==> flow/design.v <==
`default_nettype none
module count_60sec(
		   input wire 	    clk, n_rst,
		   output reg [7:0] HEX0,
		   output reg [7:0] HEX1
		   );
   parameter integer 		    FREQ = 50 * 10**6;
   reg [$clog2(FREQ+1)-1:0] 	    cnt;
   wire 			    en_1hz = (cnt==26'd49_000_000);
   always_ff@(posedge clk)begin
      if(!n_rst)
	cnt <= 'd0;
      else begin
	 if(en_1hz)
	   cnt <= 'd0;
	 else
	   cnt <= cnt + 'd1;
      end
   end
   reg [3:0] sec;
   always_ff@(posedge clk) begin
      if(!n_rst)
	sec <= 'd0;
      else begin
	 if(en_1hz)begin
	    if(sec==4'd9)
	      sec <= 'd0;
	    else
	      sec <= sec + 4'd1;
	 end
	 else
	   sec <= sec;
      end  
   end  
   reg [2:0] sec10;
   wire      en_sec10 = (sec==4'd9 && en_1hz);
   always_ff@(posedge clk)begin
      if(!n_rst)
	sec10 <= 'd0;
      else begin
	 if(en_sec10)begin
	    if(sec10==3'd5)
	      sec10 <= 'd0;
	    else
	      sec10 <= sec10 + 3'd1;
	 end
	 else
	   sec10 <= sec10;
      end  
   end  
   decord_7seg decord_7seg_sec1(
				.SW(sec),
				.HEX(HEX0)
				);
   decord_7seg decord_7seg_sec10(
				 .SW(sec10),	
				 .HEX(HEX1)	
				 );
endmodule  
`default_nettype wire
`default_nettype none
module decord_7seg(
		   input wire [3:0] SW,
		   output reg [7:0] HEX
		   );
   always_comb begin
      case(SW)
	4'h0: HEX = 8'b1100_0000;
	4'h1: HEX = 8'b1111_1001;
	4'h2: HEX = 8'b1010_0100;
	4'h3: HEX = 8'b1011_0000;
	4'h4: HEX = 8'b1001_1001;
	4'h5: HEX = 8'b1001_0010;
	4'h6: HEX = 8'b1000_0010;
	4'h7: HEX = 8'b1101_1000;
	4'h8: HEX = 8'b1000_0000;
	4'h9: HEX = 8'b1001_0000;
	4'ha: HEX = 8'b1000_1000;
	4'hb: HEX = 8'b1000_0011;
	4'hc: HEX = 8'b1100_0110;
	4'hd: HEX = 8'b1010_0001;
	4'he: HEX = 8'b1000_0110;
	4'hf: HEX = 8'b1000_1110;
      endcase  
   end  
endmodule  
`default_nettype wire
# Tool chain data of count_60sec
# Tool output for the design above, in the order of the flow.
# Lines are those of the file above, counted from 1.
# Operators: Yosys type, input widths -> output width; for muxes data width and select width s.
# Cell names lack the library's common part.
# The mark - stands for no value.
# setup
top,count_60sec
clock,clk
lib,sky130hd
pvt_corner,tt_025C_1v80

# Word-level counts
# Yosys after proc, flatten, opt, wreduce and memory -nomap, before mapping. Print and check cells are not counted. Equal cells are merged and count once.
# Yosys's memory passes give these memory sizes; they may raise the number of words (mostly to a power of two), join words into wider ones and drop unused or constant bits.
# bits
register_bits,33
romBits,224
clocked_rd_ports_x_width,14
n_memories,2
inputBits,2
output_inout_bits,16
elab_cells,20
# memory_table
memory,size,width,rd,write_ports,line_no,source
(name not given),16,7,1,0,67,case(SW)
(name not given),16,7,1,0,67,
# op_classes
n_addsub,3
equal,3
n_mux,6
logic,1
n_reduce_logical,2
# op_table
op,count
$add 26x1->26 const B,1
$eq 26x26->1 const B,1
$mux 4,5
$add 4x1->4 const B,1
$eq 4x4->1 const B,1
$add 3x1->3 const B,1
$eq 3x3->1 const B,1
$mux 3,1
$reduce_or 2->1,1
$logic_and 1x1->1,1
$not 1->1,1

# Depth
# Yosys ltp: most cells in a row. Word level: on the elaborated netlist, between registers, memories and ports. Mapped: between sequential cells and ports; inverters and the memories' decode and read muxes count.
# logic_depth
depth_word,4
abc_area,0
mapped_depth,12
ltp_nobuf,12

# Mapped cells and area
# The flow's flattened synthesis, as Yosys stat reports it; memories are mapped. The netlist is that of the ABC_AREA named above (0 if unset); the other value can give another one.
# types
cell,count,area_total_um2
dfxtp_1,47,940.902
ha_1,15,187.68
xor2_1,17,148.893
nor2_1,32,120.115
nand2_1,25,93.84
nand3_1,15,75.072
mux2i_1,7,70.067
xnor2_1,8,70.067
and3_1,9,56.304
inv_1,14,52.55
a21oi_1,9,45.043
o31ai_1,4,30.029
and4bb_1,2,25.024
nand4_1,4,25.024
o21ai_0,5,25.024
nor4b_4,1,23.773
buf_4,3,22.522
buf_6,2,22.522
# Not listed: further types 41, cells in them 62.
# mapped
cells,281
mapped_area_mm2,0.0025362
seqArea_mm2,0.0009409
ffs,47
buffers,11
# The figures by module come from a second, unflattened synthesis with its own total; it is not the netlist above.
# unflattened
cells_unflattened,273
area_unflattened_mm2,0.0022572
# Rows give one instance, submodules left out.
# by_module
mod,instances,cells,mod_area_mm2,mod_seq_area_mm2
count_60sec,1,205,0.0017016,0.0006606
decord_7seg,2,34,0.0002778,0

# Worst setup path after synthesis
# Path of least setup slack by OpenSTA after synthesis, without wires, with an ideal clock, recovery checks aside; 20% of the period is set as input and as output delay. Where synthesis merged equal registers, the netlist keeps one of their names.
# synth_timing
kind,register -> register
startpoint,reg cnt[5]
endpoint,reg (name not given)
period_ps,3870
setup_ps,119
launch_ps,0
t_arrival_ps,2423
required_time_ps,3751
slack_ps,1328
path_delay_ps,2542
stages,11
n_path_buf,1
synth_period_reached_ps,2542
# "path_delay_ps" = arrival - input delay + setup time.
# "stages": output pins that drive a net of the path, with the launching flip-flop's if there is one; two outputs of one cell count as two.
# "synth_period_reached_ps" is the clock period less the worst setup slack; recovery checks do not enter. This is arithmetic on one report: input and output delays are still those of the set period (20% each).
# The rows between start and end are the longest chain of elaborated cells between them; the timing report does not say that the signal goes this way. Where chains are equally long, one stands for them.
# A line is the first line of the expression or statement that the cell stems from. Yosys adds cells for indexed reads and writes and turns some case tables into memories.
# A register here has more assigning lines than the two given.
# synth_via
cell_sequence,dfxtp_1 > buf_6 > and4bb_1 > nand4_4 > nor4_4 > mux2i_1 > nand2b_1 > ha_1 > a21oi_1 > a41oi_1 > o221a_1
elab_chain_len,4
cells_between,4
cone_lines,2
classes_between,1 x eq/ne; 2 x mux; 1 x reduce/logical
# synth_rtl
item,line_no,source
start: declaration,8,reg [$clog2(FREQ+1)-1:0] cnt;
start: assignment,12,cnt <= 'd0;
start: assignment,17,cnt <= cnt + 'd1;
$eq 26x26->1,9,wire en_1hz = (cnt==26'd49_000_000);
$logic_and 1x1->1,36,wire      en_sec10 = (sec==4'd9 && en_1hz);
$mux 4 (2 in a row),-,

# Path in the finished layout
# From the final timing report of record 1: the path of least setup slack in the routed layout; clock arrival at registers is part of the times.
# The path's times are printed in steps of 10 ps; the period is the one set.
# layout_timing
kind,register -> register
startpoint,reg cnt[0]
endpoint,reg (name not given)
period_ps,4500
setup_ps,100
launch_ps,300
t_arrival_ps,3220
required_time_ps,4700
slack_ps,1480
stages,12
n_path_buf,0
# The rows between start and end are the longest chain of elaborated cells between them; the timing report does not say that the signal goes this way. Where chains are equally long, one stands for them.
# A register here has more assigning lines than the two given.
# layout_via
cell_sequence,dfxtp_1 > inv_1 > ha_1 > and4bb_1 > nand4_1 > nor4_4 > mux2i_1 > nand2b_1 > ha_1 > a21oi_1 > a41oi_1 > o221a_1
elab_chain_len,4
cells_between,4
cone_lines,2
classes_between,1 x eq/ne; 2 x mux; 1 x reduce/logical
# layout_rtl
item,line_no,source
start: declaration,8,reg [$clog2(FREQ+1)-1:0] cnt;
start: assignment,12,cnt <= 'd0;
start: assignment,17,cnt <= cnt + 'd1;
$eq 26x26->1,9,wire en_1hz = (cnt==26'd49_000_000);
$logic_and 1x1->1,36,wire      en_sec10 = (sec==4'd9 && en_1hz);
$mux 4 (2 in a row),-,

Lab notebook: count_60sec

count_60sec through Yosys and OpenROAD on sky130hd: 2 stored runs, unordered, with their settings and measured results. The constraints put input and output delay at 20% of the set period each and load the outputs with 0.01 pF.
By "clock_period_reached_ps" is meant the clock period of the run minus its worst setup slack. This is arithmetic on one report: input and output delays are still those of the set period (20% each).
"worst_path_allowed_less_slack_ps" means the part of the period allowed to the worst setup path (the constraints hold back 20% at inputs and 20% at outputs) less its slack; where the path has registers, the arrival times of their clocks count too.
"final_power_mw" is the tool's figure for a default switching activity; nothing was simulated.
"worst_path_allowed_less_slack_ps" is given in steps of 10 ps.

Record 1, flow files:
==> flow/run.sh <==
#!/bin/bash
# the make line also repeats the synthesis and layout settings of config.mk as NAME=value (left out here)
make -C /OpenROAD-flow-scripts/flow DESIGN_CONFIG=/design/flow/config.mk WORK_HOME=/design/flow/orfs CLKGATE_MAP_FILE= finish
==> flow/config.mk <==
export PLATFORM = sky130hd
export DESIGN_NAME = count_60sec
export DESIGN_NICKNAME = count_60sec
export VERILOG_FILES = /design/flow/design.v
export SDC_FILE = /design/flow/constraint.sdc
export NUM_CORES = 4
export LEC_CHECK = 0
export CAP_MARGIN = 40
export CELL_PAD_IN_SITES_DETAIL_PLACEMENT = 1
export CORE_MARGIN = 2
export CORE_UTILIZATION = 49
export PLACE_DENSITY_LB_ADDON = 0.03
export SETUP_SLACK_MARGIN = 0.81
export SLEW_MARGIN = 15
==> flow/constraint.sdc <==
create_clock -name core_clock -period 4.5 [get_ports {clk}]
set_input_delay 0.9000 -clock core_clock [delete_from_list [all_inputs] [get_ports {clk}]]
set_output_delay 0.9000 -clock core_clock [all_outputs]
set_load 0.01 [all_outputs]

==> results of record 1, as CSV <==
result,value
yosys.chip_area_mm2,0.0025362
total_die_area_mm2,0.0057676
stdcell_area_mm2,0.0028227
finalUtil_pct,56.0
setup_ws_ps,1479
total_negative_slack_ps,0
worst_hold_slack_ps,474
final_power_mw,0.7189
clock_period_reached_ps,3021
worst_path_allowed_less_slack_ps,3020
critical_path_type,"register -> register"

Record 2, flow files:
==> flow/run.sh <==
#!/bin/bash
# the make line also repeats the synthesis and layout settings of config.mk as NAME=value (left out here)
make -C /OpenROAD-flow-scripts/flow DESIGN_CONFIG=/design/flow/config.mk WORK_HOME=/design/flow/orfs CLKGATE_MAP_FILE= finish
==> flow/config.mk <==
export PLATFORM = sky130hd
export DESIGN_NAME = count_60sec
export DESIGN_NICKNAME = count_60sec
export VERILOG_FILES = /design/flow/design.v
export SDC_FILE = /design/flow/constraint.sdc
export NUM_CORES = 4
export LEC_CHECK = 0
export ABC_AREA = 0
export CAP_MARGIN = 15
export CELL_PAD_IN_SITES_DETAIL_PLACEMENT = 1
export CORE_MARGIN = 7
export CORE_UTILIZATION = 52
export CTS_CLUSTER_DIAMETER = 170
export CTS_CLUSTER_SIZE = 33
export MIN_ROUTING_LAYER = met2
export PLACE_DENSITY = 0.87
export SETUP_SLACK_MARGIN = 1.19
export SLEW_MARGIN = 40
==> flow/constraint.sdc <==
create_clock -name core_clock -period 4.54 [get_ports {clk}]
set_input_delay 0.9080 -clock core_clock [delete_from_list [all_inputs] [get_ports {clk}]]
set_output_delay 0.9080 -clock core_clock [all_outputs]
set_load 0.01 [all_outputs]

==> results of record 2, as CSV <==
result,value
yosys.chip_area_mm2,0.0025362
total_die_area_mm2,0.0070283
stdcell_area_mm2,0.0027939
finalUtil_pct,59.2
setup_ws_ps,1283
total_negative_slack_ps,0
worst_hold_slack_ps,507
final_power_mw,0.6903
clock_period_reached_ps,3257
worst_path_allowed_less_slack_ps,2350
critical_path_type,"input -> register"
